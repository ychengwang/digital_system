==> flow/design.v <==
module fortest(
	input 		          		ADC_CLK_10,
	input 		          		MAX10_CLK1_50,
	input 		          		MAX10_CLK2_50,
	output		     reg [7:0]		HEX0,
	output		     reg [7:0]		HEX1,
	output		     reg [7:0]		HEX2,
	output		     reg [7:0]		HEX3,
	output		     reg [7:0]		HEX4,
	output		     reg [7:0]		HEX5,
	input 		     [1:0]		KEY,
	output		     reg [9:0]		LEDR,
	input 		     [9:0]		SW
);
   reg out0,out1,out2,out3,out4,out5,out6,out7,out8,out9,
	     out10,out11,out12,out13,out14,out15,out16,out17,out18,out19;
	reg reset;
	reg go;
	wire [3:0] clkout; 
   wire clk;
	wire [7:0]countout;
	reg out_reset1;
	reg out_reset2;
	reg [19:0] count,count_c;
	reg [23:0] countt,countt_c;
	wire en_freq4;
	reg [7:0] ssg1;
	reg [7:0] ssg2;
	reg [3:0]cnt;
	reg out_c;
	wire clk_in;
	reg en_increment;
   reg [3:0] cntout1;
	reg [3:0] cntout2;
always @(*)begin
   if ( KEY[0] == 1'b0) out_c = 1'b1;
	else if (KEY[1]==1'b0) out_c = 1'b0;
	else if ( out19 == 1'b1 && SW[9]==0) out_c = 1'b1;
   else if ( out0 == 1'b1 && SW[9]==1) out_c = 1'b1;  
	else out_c = 1'b0;
end
always @(posedge MAX10_CLK1_50) begin
    count <= #1 count_c;
	 countt <= #1 countt_c;
  if(SW[0]==1'b1) begin
      out0 <= #1 1'b0;  	
		out1 <= #1 1'b0;
		out2 <= #1 1'b0;
		out3 <= #1 1'b0;
		out4 <= #1 1'b0;
		out5 <= #1 1'b0;
		out6 <= #1 1'b0;
		out7 <= #1 1'b0;
		out8 <= #1 1'b0;
		out9 <= #1 1'b0;
		out10 <= #1 1'b0;
		out11 <= #1 1'b0;
		out12 <= #1 1'b0;
		out13 <= #1 1'b0;
		out14 <= #1 1'b0;
		out15 <= #1 1'b0;
		out16 <= #1 1'b0;
		out17 <= #1 1'b0;
		out18 <= #1 1'b0;
		out19 <= #1 1'b0;
  end
  else if (  SW[9] == 1'b0) begin
      out0 <= #1 out_c;  	
		out1 <= #1 out0;
		out2 <= #1 out1;
		out3 <= #1 out2;
		out4 <= #1 out3;
		out5 <= #1 out4;
		out6 <= #1 out5;
		out7 <= #1 out6;
		out8 <= #1 out7;
		out9 <= #1 out8;
		out10 <= #1 out9;
		out11 <= #1 out10;
		out12 <= #1 out11;
		out13 <= #1 out12;
		out14 <= #1 out13;
		out15 <= #1 out14;
		out16 <= #1 out15;
		out17 <= #1 out16;
		out18 <= #1 out17;
		out19 <= #1 out18;
  end
  else if (  SW[9] == 1'b1) begin
      out19 <= #1 out_c;  	
		out18 <= #1 out19;
		out17 <= #1 out18;
		out16 <= #1 out17;
		out15 <= #1 out16;
		out14 <= #1 out15;
		out13 <= #1 out14;
		out12 <= #1 out13;
		out11 <= #1 out12;
		out10 <= #1 out11;
		out9 <= #1 out10;
		out8 <= #1 out9;
		out7 <= #1 out8;
		out6 <= #1 out7;
		out5 <= #1 out6;
		out4 <= #1 out5;
		out3 <= #1 out4;
		out2 <= #1 out3;
		out1 <= #1 out2;
		out0 <= #1 out1;
  end
end
always@(*)begin
     HEX0[2:1] = 2'b11;
     HEX0[7:4] = 4'b1111;
     HEX1[2:1] = 2'b11;
     HEX1[7:4] = 4'b1111;
     HEX2[2:1] = 2'b11;
     HEX2[7:4] = 4'b1111;
     HEX3[2:1] = 2'b11;
     HEX3[7:6] = 2'b11;
	  LEDR[0] = out0;
	  LEDR[1] = out1;
	  LEDR[2] = out2;
	  LEDR[3] = out3;
	  LEDR[4] = out4;
	  LEDR[5] = out5;
	  LEDR[6] = out6;
	  LEDR[7] = out7;
	  LEDR[8] = out8;
	  LEDR[9] = out9;
	  HEX0[0] = ~out10;
	  HEX1[0] = ~out11;
	  HEX2[0] = ~out12;
	  HEX3[0] = ~out13;
	  HEX3[5] = ~out14;
	  HEX3[4] = ~out15;
	  HEX3[3] = ~out16;
	  HEX2[3] = ~out17;
	  HEX1[3] = ~out18;
	  HEX0[3] = ~out19;
end
always@(posedge MAX10_CLK1_50)begin
  if(SW[0] == 1'b1)begin
   cntout1 <= #1 4'b0;
	cntout2 <= #1 4'b0;
  end	
  else if (out15 == 1'b1 && SW[9] == 1'b0)begin
   if (cntout1 < 4'hf)cntout1 <= #1 cntout1+1'b1;
	else begin cntout1 <= #1 4'b0; cntout2 <= #1 cntout2+1'b1;end
  end
  else if (out15 == 1'b1 && SW[9] == 1'b1)begin
   if (cntout1==4'h0)
	  begin 
	   cntout1 <= #1 4'hf;
	   if (cntout2==4'h0) cntout2 <= #1 4'hf;
		else cntout2 <= #1 cntout2-1'b1;
	  end
   else  cntout1 <= #1 cntout1-1'b1; 
  end
end
always @(*) begin
   case(cntout1)
	 0: ssg1 = 8'b11000000 ;
	 1: ssg1 = 8'b11111001 ;
	 2: ssg1 = 8'b10100100 ;
	 3: ssg1 = 8'b10110000 ;
	 4: ssg1 = 8'b10011001 ;
	 5: ssg1 = 8'b10010010 ;
	 6: ssg1 = 8'b10000010 ;
	 7: ssg1 = 8'b11111000 ;
	 8: ssg1 = 8'b10000000 ;
	 9: ssg1 = 8'b10010000 ;
	 10: ssg1 = 8'b10001000 ;
	 11: ssg1 = 8'b10000011 ;
	 12: ssg1 = 8'b11000110 ;
	 13: ssg1 = 8'b10100001 ;
	 14: ssg1 = 8'b10000110 ;
	 15: ssg1 = 8'b10001110 ;
	 default begin ssg1 = 8'b11000000 ; end
 endcase
   case(cntout2)
	 0: ssg2 = 8'b11000000 ;
	 1: ssg2 = 8'b11111001 ;
	 2: ssg2 = 8'b10100100 ;
	 3: ssg2 = 8'b10110000 ;
	 4: ssg2 = 8'b10011001 ;
	 5: ssg2 = 8'b10010010 ;
	 6: ssg2 = 8'b10000010 ;
	 7: ssg2 = 8'b11111000 ;
	 8: ssg2 = 8'b10000000 ;
	 9: ssg2 = 8'b10010000 ;
	 10: ssg2 = 8'b10001000 ;
	 11: ssg2 = 8'b10000011 ;
	 12: ssg2 = 8'b11000110 ;
	 13: ssg2 = 8'b10100001 ;
	 14: ssg2 = 8'b10000110 ;
	 15: ssg2 = 8'b10001110 ; 
	 default begin ssg2 = 8'b11000000 ; end
 endcase
end
always@(*)begin
    HEX4 = ssg1;
    HEX5 = ssg2;
end
endmodule
# Step by step through the tools: fortest
# What the tools print for fortest, step after step.
# Line numbers count from 1 in the design file above.
# Library cell names are shortened.
setup:
  top: "fortest"
  clk_port: "MAX10_CLK1_50"
  library: "sky130hd"
  corner: "tt_025C_1v80"

# Word level
# Source: Yosys, flattened and elaborated, memories not mapped. Widths are those after wreduce. Print and check cells do not count. Equal cells are merged and count once.
# Memory sizes are those after Yosys's memory passes, which may raise the word count (mostly to a power of two), join words into wider ones and drop unused or constant bits.
classes:
  add_sub_neg: 4
  multipliers: 0
  div: 0
  compare: 1
  n_eq: 1
  n_shift: 0
  n_mux: 37
  n_logic: 11
  n_reduce_logical: 9
ops:
  columns: ["cell", "n"]
  rows:
  - ["4-bit two-way mux", 13]
  - ["1-bit two-way mux", 24]
  - ["1-bit inverter", 11]
  - ["4-bit by 1-bit adder with 4-bit output (second input constant)", 2]
  - ["4-bit by 1-bit subtractor with 4-bit output (second input constant)", 2]
  - ["4-bit logical NOT", 2]
  - ["1-bit logical AND", 4]
  - ["2-bit nonzero test", 2]
  - ["4-bit < comparator (second input constant)", 1]
  - ["3-bit AND reduction", 1]
  - ["2-bit inequality test (second input constant)", 1]
word_totals:
  reg_bits: 28
  latch_bits: 0
  ramBits: 0
  mem_bits_ro: 224
  clocked_rd_ports_x_width: 14
  n_memories: 2
  in_bits: 15
  out_inout_bits: 58
  word_cells: 87
memory_table:
  columns: ["memory", "words", "word_bits", "read_ports", "write_ports", "line", "text"]
  rows:
  - ["(no name shown)", 16, 7, 1, 0, 162, "case(cntout1)"]
  - ["(no name shown)", 16, 7, 1, 0, 181, "case(cntout2)"]

# Logic depth
# Yosys ltp: most cells in a row. Word level: on the elaborated netlist, between registers, memories and ports. Mapped: between sequential cells and ports; inverters and the memories' decode and read muxes count.
depth:
  ltp_word: 7
  abc_area: 0
  ltp_mapped: 11
  mapped_depth_nobuf: 11

# Mapped cells and area
# Source: synth_stat.txt of the flow (Yosys; design flattened, memories mapped). It holds for the ABC_AREA given above (unset counts as 0); a run with the other value may have another netlist.
# The area totals of this step are shown rounded.
synth_totals:
  mapped_cells: 268
  synth_area_um2: 2382
  seq_area_um2: 840.8
  ff_cells: 42
  buf_cells: 45
types:
  columns: ["type", "n", "type_area_um2"]
  rows:
  - ["dfxtp_1", 42, 840.806]
  - ["buf_4", 38, 285.274]
  - ["mux2i_1", 25, 250.24]
  - ["ha_1", 16, 200.192]
  - ["nor2_1", 27, 101.347]
  - ["inv_1", 22, 82.579]
  - ["nand2_1", 14, 52.55]
  - ["o21ai_1", 9, 45.043]
  - ["a211oi_1", 5, 37.536]
  - ["nand2b_1", 6, 37.536]
  - ["a31oi_1", 5, 31.28]
  - ["a21oi_1", 6, 30.029]
  - ["a22o_1", 3, 26.275]
  - ["mux2_2", 2, 22.522]
  - ["nor2b_1", 3, 18.768]
  - ["or3_1", 3, 18.768]
  - ["a21oi_2", 2, 17.517]
  - ["xnor2_1", 2, 17.517]
# Other cell types: 28; their cells: 38.

# Timing after synthesis
# Path of least setup slack by OpenSTA after synthesis, without wires, with an ideal clock, recovery checks aside; 20% of the period is set as input and as output delay. Where synthesis merged equal registers, the netlist keeps one of their names.
synth_path:
  kind: "register -> register"
  startpoint: "register cntout1[0]"
  endpoint: "register (name not given)"
  clock_period_ns: 2.83
  setup_time_ns: 0.057
  launch_ns: 0.000
  t_arrival_ns: 2.284
  required_time_ns: 2.773
  path_slack_ns: 0.489
  delay_ns: 2.341
  driving_pins: 10
  n_path_buf: 0
  period_less_setup_slack_ns: 2.341
# "delay_ns" is the arrival time less input delay plus setup time.
# "driving_pins": output pins that drive a net of the path, with the launching flip-flop's if there is one; two outputs of one cell count as two.
# "period_less_setup_slack_ns" = period - worst setup slack (recovery checks aside). The figure is calculated, with input and output delays left at 20% of the set period.
# The rows between start and end are the longest chain of elaborated cells between them; the timing report does not say that the signal goes this way. Where chains are equally long, one stands for them.
# A line is the first line of the expression or statement that the cell stems from. Yosys adds cells for indexed reads and writes and turns some case tables into memories.
# A register here has more assigning lines than the two given.
synth_between:
  path_cell_list: "dfxtp_1 > inv_1 > ha_1 > xnor2_1 > a211oi_1 > inv_1 > ha_1 > or2_2 > a21oi_1 > a21o_1"
  elab_chain_cells: 6
  cone_cells: 10
  cone_lines: 5
  classes_between: "2 x add/sub; 1 x compare; 6 x mux; 1 x reduce/logical"
synth_lines:
  columns: ["item", "line", "text"]
  rows:
  - ["start: declaration", 33, "reg [3:0] cntout1;"]
  - ["start: assignment", 148, "if (cntout1 < 4'hf)cntout1 <= #1 cntout1+1'b1;"]
  - ["start: assignment", 158, "else  cntout1 <= #1 cntout1-1'b1;"]
  - ["4-bit by 1-bit subtractor with 4-bit output", 158, null]
  - ["4-bit two-way mux", 152, "if (cntout1==4'h0)"]
  - ["4-bit two-way mux", 151, "else if (out15 == 1'b1 && SW[9] == 1'b1)begin"]
  - ["4-bit two-way mux", 147, "else if (out15 == 1'b1 && SW[9] == 1'b0)begin"]
  - ["4-bit two-way mux x2", null, null]

# Worst path after layout
# Path of least setup slack in the final report of flow run A (OpenROAD, finished layout, wires in). Where an end is a register, its clock arrival counts in the times.
layout_path:
  kind: "register -> register"
  startpoint: "register cntout1[0]"
  endpoint: "register (name not given)"
  clock_period_ns: 1.63
  setup_time_ns: 0.10
  launch_ns: 0.28
  t_arrival_ns: 2.27
  required_time_ns: 1.81
  path_slack_ns: -0.46
  driving_pins: 9
  n_path_buf: 0
# The rows between start and end are the longest chain of elaborated cells between them; the timing report does not say that the signal goes this way. Where chains are equally long, one stands for them.
# A register here has more assigning lines than the two given.
layout_between:
  path_cell_list: "dfxtp_4 > ha_4 > nand4b_1 > a21oi_4 > mux2i_2 > nor2_2 > ha_2 > or3_1 > o221a_1"
  elab_chain_cells: 6
  cone_cells: 11
  cone_lines: 4
  classes_between: "1 x compare; 1 x eq/ne; 6 x mux; 3 x reduce/logical"
layout_lines:
  columns: ["item", "line", "text"]
  rows:
  - ["start: declaration", 33, "reg [3:0] cntout1;"]
  - ["start: assignment", 148, "if (cntout1 < 4'hf)cntout1 <= #1 cntout1+1'b1;"]
  - ["start: assignment", 158, "else  cntout1 <= #1 cntout1-1'b1;"]
  - ["4-bit logical NOT", 152, "if (cntout1==4'h0)"]
  - ["4-bit two-way mux", 152, null]
  - ["4-bit two-way mux", 151, "else if (out15 == 1'b1 && SW[9] == 1'b1)begin"]
  - ["4-bit two-way mux", 147, "else if (out15 == 1'b1 && SW[9] == 1'b0)begin"]
  - ["4-bit two-way mux x2", null, null]

Record of 2 stored runs of the RTL-to-layout flow on fortest, platform sky130hd. The runs are unordered. Constraints: input delay and output delay 20% of the set period each, output load 0.01 pF.
By "achieved_clock_period_ns" is meant the clock period of the run minus its worst setup slack. This is arithmetic on one report: input and output delays are still those of the set period (20% each).
"worstPathTime_ns": the worst setup path's part of the clock period (all of it between registers, 20% less for each end at a port) less its slack. A launch clock that arrives late makes it longer, a capture clock that arrives late makes it shorter.
"final_power_uw" is the tool's figure for a default switching activity; nothing was simulated.
Results are given in rounded form.

--- flow run A ---
==> flow/run.sh <==
#!/bin/bash
# the make line also repeats the synthesis and layout settings of config.mk as NAME=value (left out here)
make -C /OpenROAD-flow-scripts/flow DESIGN_CONFIG=/design/flow/config.mk WORK_HOME=/design/flow/orfs CLKGATE_MAP_FILE= finish
==> flow/config.mk <==
export PLATFORM = sky130hd
export DESIGN_NAME = fortest
export DESIGN_NICKNAME = fortest
export VERILOG_FILES = /design/flow/design.v
export SDC_FILE = /design/flow/constraint.sdc
export NUM_CORES = 4
export LEC_CHECK = 0
export CAP_MARGIN = 20
export CORE_MARGIN = 2
export CORE_UTILIZATION = 15
export CTS_CLUSTER_DIAMETER = 275
export GPL_ROUTABILITY_DRIVEN = 1
export PLACE_DENSITY_LB_ADDON = 0.29
export SLEW_MARGIN = 20
export TNS_END_PERCENT = 90
==> flow/constraint.sdc <==
create_clock -name core_clock -period 1.63 [get_ports {MAX10_CLK1_50}]
set_input_delay 0.3260 -clock core_clock [delete_from_list [all_inputs] [get_ports {MAX10_CLK1_50}]]
set_output_delay 0.3260 -clock core_clock [all_outputs]
set_load 0.01 [all_outputs]

==> results, as YAML <==
results:
  fin_ws_ns: -0.459
  worstPathTime_ns: 2.09
  path_kind: "register -> register"
  final_power_uw: 2241
  finalUtil_frac: 0.24
  ws_hold_ns: 0.491
  final_setup_tns_ns: -5.521
  finalCellArea_um2: 3779
  final_die_area_um2: 16910
  achieved_clock_period_ns: 2.089
  synthesis_area_um2: 2382

--- flow run B ---
==> flow/run.sh <==
#!/bin/bash
# the make line also repeats the synthesis and layout settings of config.mk as NAME=value (left out here)
make -C /OpenROAD-flow-scripts/flow DESIGN_CONFIG=/design/flow/config.mk WORK_HOME=/design/flow/orfs CLKGATE_MAP_FILE= finish
==> flow/config.mk <==
export PLATFORM = sky130hd
export DESIGN_NAME = fortest
export DESIGN_NICKNAME = fortest
export VERILOG_FILES = /design/flow/design.v
export SDC_FILE = /design/flow/constraint.sdc
export NUM_CORES = 4
export LEC_CHECK = 0
export CAP_MARGIN = 20
export CORE_MARGIN = 2
export CORE_UTILIZATION = 40
export SLEW_MARGIN = 20
==> flow/constraint.sdc <==
create_clock -name core_clock -period 2.08 [get_ports {MAX10_CLK1_50}]
set_input_delay 0.4160 -clock core_clock [delete_from_list [all_inputs] [get_ports {MAX10_CLK1_50}]]
set_output_delay 0.4160 -clock core_clock [all_outputs]
set_load 0.01 [all_outputs]

==> results, as YAML <==
results:
  fin_ws_ns: 0.015
  worstPathTime_ns: 2.06
  path_kind: "register -> register"
  final_power_uw: 1452
  finalUtil_frac: 0.565
  ws_hold_ns: 0.500
  final_setup_tns_ns: 0.000
  finalCellArea_um2: 3303
  final_die_area_um2: 6589
  achieved_clock_period_ns: 2.065
  synthesis_area_um2: 2382
